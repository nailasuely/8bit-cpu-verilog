==> flow/design.v <==
`timescale 1ns/1ps
module alu_unit (
    input  [7:0] op_a,
    input  [7:0] op_b,
    input  [3:0] opcode,
    output reg [7:0] result,
    output reg is_zero
);
    localparam ADD = 4'h0;
    localparam SUB = 4'h1;
    localparam AND_OP = 4'h8;
    localparam OR_OP  = 4'h9;
    always @(*) begin
        case (opcode)
            ADD: result = op_a + op_b;
            SUB: result = op_a - op_b;
            AND_OP: result = op_a & op_b;
            OR_OP:  result = op_a | op_b;
            default: result = 8'h00;
        endcase
        is_zero = (result == 8'd0);
    end
endmodule
module program_memory (
    input  [7:0] addr,
    output reg [15:0] data_out
);
    localparam ADD = 4'h0; 
    localparam SUB = 4'h1; 
    localparam LDA = 4'h2;
    localparam STA = 4'h3; 
    localparam LDB = 4'h4; 
    localparam STB = 4'h5;
    localparam LDC = 4'h6; 
    localparam JMP = 4'h7; 
    localparam SWAP = 4'h8;
    localparam JNZ = 4'h9; 
    localparam LDC_B = 4'hA; 
    localparam HLT = 4'hF;
    reg [15:0] rom [0:255];
    integer i;
    initial begin
        for (i=0; i<256; i=i+1)
            rom[i] = {HLT, 4'b0000, 8'd0};
        rom[0]  = {LDC,   4'b0000, 8'd5};     
        rom[1]  = {LDC_B, 4'b0000, 8'd3};     
        rom[2]  = {ADD,   4'b0000, 8'd100};   
        rom[3]  = {SUB,   4'b0000, 8'd101};   
        rom[4]  = {SWAP,  4'b0000, 8'd0};     
        rom[5]  = {LDC,   4'b0000, 8'd1};     
        rom[6]  = {STA,   4'b0000, 8'd200};   
        rom[7]  = {LDC,   4'b0000, 8'd0};     
        rom[8]  = {JMP,   4'b0000, 8'd10};    
        rom[9]  = {LDC,   4'b0000, 8'hFF};    
        rom[10] = {LDA,   4'b0000, 8'd100};   
        rom[11] = {JNZ,   4'b0000, 8'd13};    
        rom[12] = {HLT,   4'b0000, 8'd0};
        rom[13] = {HLT,   4'b0000, 8'd0};
    end
    always @(*) begin
        data_out = rom[addr];
    end
endmodule
module data_memory (
    input clk,
    input we,
    input [7:0] addr,
    input [7:0] data_in,
    output reg [7:0] data_out
);
    reg [7:0] ram [0:255];
    integer k;
    initial begin
        for (k=0; k<256; k=k+1) ram[k] = 8'd0;
    end
    always @(posedge clk) begin
        if (we) ram[addr] <= data_in;
    end
    always @(*) begin
        data_out = ram[addr];
    end
endmodule
module processador_8bits (
    input wire clk,
    input wire rst,
    output [7:0] debug_A,
    output [7:0] debug_B,
    output [7:0] debug_PC,
    output [3:0] debug_State
);
    reg [7:0] PC, A, B;
    reg [15:0] IR;
    reg [1:0] state;
    wire [7:0] alu_result;
    wire alu_zero;
    wire [15:0] rom_data;
    wire [7:0] ram_q;
    reg ram_we;
    reg [7:0] ram_data_in;
    wire [7:0] ram_addr;
    alu_unit ULA (.op_a(A), .op_b(B), .opcode(IR[15:12]), .result(alu_result), .is_zero(alu_zero));
    program_memory ROM (.addr(PC), .data_out(rom_data));
    data_memory RAM (.clk(clk), .we(ram_we), .addr(ram_addr), .data_in(ram_data_in), .data_out(ram_q));
    localparam FETCH=0, EXECUTE=1, HALT=2;
    localparam ADD=0, SUB=1, LDA=2, STA=3, LDB=4, STB=5, LDC=6, JMP=7, SWAP=8, JNZ=9, LDCB=10, HLT=15;
    assign debug_A = A;
    assign debug_B = B;
    assign debug_PC = PC;
    assign debug_State = {2'b00, state};
    assign ram_addr = IR[7:0];
    always @(*) begin
        ram_we = 0;
        ram_data_in = 0;
        if (state == EXECUTE) begin
            case (IR[15:12])
                STA, STB:
                    begin ram_we = 1; ram_data_in = (IR[15:12] == STA) ? A : B; end
                ADD, SUB:
                    begin ram_we = 1; ram_data_in = alu_result; end
            endcase
        end
    end
    always @(posedge clk or posedge rst) begin
        if (rst) begin
            PC <= 0; A <= 0; B <= 0; IR <= 0; state <= FETCH;
        end else begin
            case (state)
                FETCH: begin
                    IR <= rom_data;
                    PC <= PC + 1;
                    state <= EXECUTE;
                end
                EXECUTE: begin
                    case (IR[15:12])
                        LDA: A <= ram_q;
                        LDB: B <= ram_q;
                        LDC: A <= IR[7:0];
                        LDCB: B <= IR[7:0];
                        SWAP: begin A <= B; B <= A; end
                        JMP: if (A == 0) PC <= IR[7:0];
                        JNZ: if (A != 0) PC <= IR[7:0];
                        HLT: state <= HALT;
                    endcase
                    if (IR[15:12] != HLT) state <= FETCH;
                end
                HALT: state <= HALT;
            endcase
        end
    end
endmodule
== From RTL to reports: processador_8bits ==
What the tools print for processador_8bits, step after step.
Line numbers count from 1 in the design file above.
Not given: n/a

* Design top: processador_8bits
* Clock: clk
* Cell library: sky130hd
* Library corner: tt_025C_1v80

== Word-level counts ==
Source: Yosys, flattened and elaborated, memories not mapped. Widths are those after wreduce. Registers that Yosys merges into a memory's read port (data or address) are not register bits. Print and check cells do not count. Equal cells are merged and count once.
Memory sizes are those after Yosys's memory passes, which may raise the word count (mostly to a power of two), join words into wider ones and drop unused or constant bits.

* Word-level cells: 62
* Memory bits (read-only): 3,072
* Clocked read ports x word width: 12
* Memories: 2
* Register bits: 26
* RAM bits: 2,048
* Input bits: 2
* Output and inout port bits: 28

* Reduce/logical cells: 15
* Eq/ne operators: 18
* Add/sub/neg operators: 3
* Mux-type cells: 18
* Bitwise operators: 2

{| class="wikitable"
|+ Memory list
! name !! depth !! bits a word !! rd ports !! write ports !! line !! RTL
|-
| ROM.rom || 256 || 12 || 1 || 0 || 40 || <nowiki>reg [15:0] rom [0:255];</nowiki>
|-
| RAM.ram || 256 || 8 || 1 || 1 || 71 || <nowiki>reg [7:0] ram [0:255];</nowiki>
|}

{| class="wikitable"
|+ Operator list
! kind !! count
|-
| 8-bit parallel mux with 3-bit select || 2
|-
| 8-bit parallel mux with 2-bit select || 3
|-
| 8-bit two-way mux || 6
|-
| 8-bit parallel mux with 4-bit select || 1
|-
| 4-bit by 3-bit equality test with 1-bit output (second input constant) || 4
|-
| 4-bit equality test (second input constant) || 4
|-
| 3-bit inequality test (second input constant) || 3
|-
| 3-bit nonzero test || 3
|-
| 4-bit by 2-bit equality test with 1-bit output (second input constant) || 2
|-
| 8-bit by 1-bit adder with 8-bit output (second input constant) || 1
|-
| 8-bit adder || 1
|-
| 8-bit subtractor || 1
|-
| 8-bit bitwise AND || 1
|-
| 8-bit bitwise OR || 1
|-
| 8-bit zero test || 1
|-
| 8-bit nonzero test || 1
|-
| 2-bit AND reduction || 3
|-
| 2-bit parallel mux with 3-bit select || 1
|-
| 2-bit OR reduction || 2
|-
| 4-bit by 1-bit equality test with 1-bit output (second input constant) || 1
|-
| 4-bit inequality test (second input constant) || 1
|-
| 4-bit zero test || 1
|-
| 4-bit AND reduction || 1
|-
| 4-bit OR reduction || 1
|-
| 2-bit two-way mux || 2
|-
| 3-bit by 2-bit inequality test with 1-bit output (second input constant) || 1
|-
| 1-bit two-way mux || 3
|-
| 2-bit by 1-bit equality test with 1-bit output (second input constant) || 1
|}

Other operator kinds: 3; their cells: 3.

== Longest topological paths ==
Longest topological path by Yosys (ltp), each cell counted once; first at word level (registers and memories cut), then after technology mapping (sequential cells cut; the memories' decode and read muxes count).

* Depth in word-level cells: 5
* ABC_AREA: 1
* Gate-level depth with buffers: 18
* Depth with buffers taken out: 16

== Synthesis result ==
Yosys stat after the flow's synthesis: flattened, memories mapped to cells. It holds for the ABC_AREA given above (unset counts as 0); a run with the other value may have another netlist.

{| class="wikitable"
|+ Cell types
! cell type !! count
|-
| sky130_fd_sc_hd__edfxtp_1 || 2,048
|-
| sky130_fd_sc_hd__nand2_1 || 4,408
|-
| sky130_fd_sc_hd__nand3_1 || 320
|-
| sky130_fd_sc_hd__nor2_1 || 418
|-
| sky130_fd_sc_hd__buf_2 || 203
|-
| sky130_fd_sc_hd__dfrtp_1 || 38
|-
| sky130_fd_sc_hd__clkbuf_1 || 175
|-
| sky130_fd_sc_hd__o21ai_0 || 110
|-
| sky130_fd_sc_hd__a21oi_1 || 94
|-
| sky130_fd_sc_hd__o21ai_1 || 89
|-
| sky130_fd_sc_hd__nand4_1 || 45
|-
| sky130_fd_sc_hd__inv_1 || 62
|-
| sky130_fd_sc_hd__ha_1 || 18
|-
| sky130_fd_sc_hd__buf_1 || 44
|-
| sky130_fd_sc_hd__xor2_1 || 9
|-
| sky130_fd_sc_hd__a221oi_1 || 8
|-
| sky130_fd_sc_hd__nor3_4 || 3
|-
| sky130_fd_sc_hd__buf_4 || 6
|}

Not listed: further types 29, cells in them 65.

* Buffer cells: 429
* Chip area (Yosys): 0.0868908 mm^2
* Cells in the netlist: 8,163
* Flip-flops: 2,086

== Timing after synthesis ==
Path of least setup slack by OpenSTA after synthesis, without wires, with an ideal clock, recovery checks aside; 20% of the period is set as input and as output delay. Where synthesis merged equal registers, the netlist keeps one of their names.

* Path type: register to register
* From: register IR[13]
* To: memory RAM.ram[0][6]
* Delay of the path: 10,621 ps
* Buffers on the path: 0
* Clock period: 14,600 ps
* Data arrival time: 9,048 ps
* Data required time: 13,027 ps
* Stages on the path: 14
* Path slack: 3,979 ps
* Library setup time: 1,573 ps
* Synthesis period reached: 10,621 ps

"delay of the path" is the arrival time less input delay plus setup time.
"stages on the path" counts driving pins, that of a launching flip-flop among them; a cell with two outputs on the path counts twice.
"synthesis period reached" = period - worst setup slack (recovery checks aside). The figure is calculated, with input and output delays left at 20% of the set period.
The rows between start and end are the longest chain of elaborated cells between them; the timing report does not say that the signal goes this way. Where chains are equally long, one stands for them.
Each line given opens the expression or statement behind the cell; cells for indexed reads and writes are added by Yosys, which also makes memories of some case tables.
Ways into the end's enable are left out, as the timed path ends at the data pin.

* Path through: sky130_fd_sc_hd__dfrtp_1 -> sky130_fd_sc_hd__nor2_1 -> sky130_fd_sc_hd__nand2_1 -> sky130_fd_sc_hd__nand2_1 -> sky130_fd_sc_hd__o21ai_0 -> sky130_fd_sc_hd__fa_1 -> sky130_fd_sc_hd__o31ai_1 -> sky130_fd_sc_hd__inv_1 -> sky130_fd_sc_hd__nor2_1 -> sky130_fd_sc_hd__nor2_1 -> sky130_fd_sc_hd__o21bai_1 -> sky130_fd_sc_hd__or2_2 -> sky130_fd_sc_hd__nand3_1 -> sky130_fd_sc_hd__a21oi_1
* Cells in the longest elaborated chain: 5
* Elaborated cells on any way between the ends: 16

{| class="wikitable"
|+ Ends and longest elaborated chain, post-synthesis
! item !! line !! RTL
|-
| start, declared || 92 || <nowiki>reg [15:0] IR;</nowiki>
|-
| 4-bit equality test || 14 || <nowiki>case (opcode)</nowiki>
|-
| 8-bit parallel mux with 4-bit select || 14 ||
|-
| 8-bit parallel mux with 2-bit select || 115 || <nowiki>case (IR[15:12])</nowiki>
|-
| 8-bit two-way mux || 114 || <nowiki>if (state == EXECUTE) begin</nowiki>
|-
| 8-bit two-way mux || 77 || <nowiki>if (we) ram[addr] <= data_in;</nowiki>
|-
| end, declared || 71 || <nowiki>reg [7:0] ram [0:255];</nowiki>
|}

== Worst path after layout ==
Path of least setup slack in the final report of stored run 1 (OpenROAD, finished layout, wires in). Where an end is a register, its clock arrival counts in the times.
The path's times are printed in steps of 10 ps; the period is the one set.

* Path type: register to register
* From: register IR[3]
* To: memory RAM.ram[66][2]
* Stages on the path: 8
* Clock period: 9,590 ps
* Buffers on the path: 4
* Data required time: 10,060 ps
* Library setup time: 380 ps
* Path slack: 4,370 ps
* Data arrival time: 5,690 ps

The rows between start and end are the longest chain of elaborated cells between them; the timing report does not say that the signal goes this way. Where chains are equally long, one stands for them.

* Path through: sky130_fd_sc_hd__dfrtp_1 -> sky130_fd_sc_hd__clkbuf_2 -> sky130_fd_sc_hd__nor2_1 -> sky130_fd_sc_hd__buf_2 -> sky130_fd_sc_hd__buf_1 -> sky130_fd_sc_hd__nand2_1 -> sky130_fd_sc_hd__buf_2 -> sky130_fd_sc_hd__nor2_1
* Cells in the longest elaborated chain: 1
* Elaborated cells on any way between the ends: 1
* RTL lines with such cells: 1

{| class="wikitable"
|+ Ends and longest elaborated chain, after layout
! item !! line !! RTL
|-
| start, declared || 92 || <nowiki>reg [15:0] IR;</nowiki>
|-
| 8-bit two-way mux || 77 || <nowiki>if (we) ram[addr] <= data_in;</nowiki>
|-
| end, declared || 71 || <nowiki>reg [7:0] ram [0:255];</nowiki>
|}

Subject: processador_8bits on sky130hd, stored results

Hello all,

Measured data: module processador_8bits, platform sky130hd, 2 stored runs of the flow under differing settings, order arbitrary. Input and output delays are each 20% of the period that was set; the output load is 0.01 pF.
"achieved clock period" = clock period - worst setup slack. The figure is calculated, with input and output delays left at 20% of the set period.
"worst setup path time" = time allowed to the worst setup path (clock period - input delay - output delay, where it has them) - its slack; a late launch clock adds to it, a late capture clock takes from it.
"power" is the tool's figure for a default switching activity; nothing was simulated.
"worst setup path time" is known to 10 ps.

Stored run 1
==> flow/run.sh <==
#!/bin/bash
# the make line also repeats the synthesis and layout settings of config.mk as NAME=value (left out here)
make -C /OpenROAD-flow-scripts/flow DESIGN_CONFIG=/design/flow/config.mk WORK_HOME=/design/flow/orfs CLKGATE_MAP_FILE= finish
==> flow/config.mk <==
export PLATFORM = sky130hd
export DESIGN_NAME = processador_8bits
export DESIGN_NICKNAME = processador_8bits
export VERILOG_FILES = /design/flow/design.v
export SDC_FILE = /design/flow/constraint.sdc
export NUM_CORES = 4
export LEC_CHECK = 0
export ABC_AREA = 1
export CAP_MARGIN = 10
export CORE_ASPECT_RATIO = 1.11
export CORE_MARGIN = 2
export CORE_UTILIZATION = 33
export GPL_TIMING_DRIVEN = 0
export PLACE_DENSITY_LB_ADDON = 0.28
export SETUP_SLACK_MARGIN = 0.21
export SLEW_MARGIN = 20
==> flow/constraint.sdc <==
create_clock -name core_clock -period 9.59 [get_ports {clk}]
set_input_delay 1.9180 -clock core_clock [delete_from_list [all_inputs] [get_ports {clk}]]
set_output_delay 1.9180 -clock core_clock [all_outputs]
set_load 0.01 [all_outputs]

==> results of stored run 1 <==
chip area after synthesis (Yosys): 0.0868908 mm^2
die area: 0.267433 mm^2
standard-cell area of the final layout: 0.10156 mm^2
utilization: 0.387
worst setup slack after layout: 4,367 ps
total negative slack: 0 ps
worst hold slack: 575 ps
power: 0.018044 W
achieved clock period: 5,223 ps
worst setup path time: 5,220 ps
worst setup path kind: register to register

Stored run 2
==> flow/run.sh <==
#!/bin/bash
# the make line also repeats the synthesis and layout settings of config.mk as NAME=value (left out here)
make -C /OpenROAD-flow-scripts/flow DESIGN_CONFIG=/design/flow/config.mk WORK_HOME=/design/flow/orfs CLKGATE_MAP_FILE= finish
==> flow/config.mk <==
export PLATFORM = sky130hd
export DESIGN_NAME = processador_8bits
export DESIGN_NICKNAME = processador_8bits
export VERILOG_FILES = /design/flow/design.v
export SDC_FILE = /design/flow/constraint.sdc
export NUM_CORES = 4
export LEC_CHECK = 0
export CAP_MARGIN = 20
export CORE_MARGIN = 4
export CORE_UTILIZATION = 67
export CTS_CLUSTER_DIAMETER = 343
export GPL_ROUTABILITY_DRIVEN = 1
export PLACE_DENSITY_LB_ADDON = 0.09
export SETUP_SLACK_MARGIN = 0.49
export SLEW_MARGIN = 20
export TNS_END_PERCENT = 40
==> flow/constraint.sdc <==
create_clock -name core_clock -period 6.41 [get_ports {clk}]
set_input_delay 1.2820 -clock core_clock [delete_from_list [all_inputs] [get_ports {clk}]]
set_output_delay 1.2820 -clock core_clock [all_outputs]
set_load 0.01 [all_outputs]

==> results of stored run 2 <==
chip area after synthesis (Yosys): 0.0814231 mm^2
die area: 0.127167 mm^2
standard-cell area of the final layout: 0.0904505 mm^2
utilization: 0.752
worst setup slack after layout: 1,080 ps
total negative slack: 0 ps
worst hold slack: 622 ps
power: 0.026565 W
achieved clock period: 5,330 ps
worst setup path time: 5,330 ps
worst setup path kind: register to register

Thanks
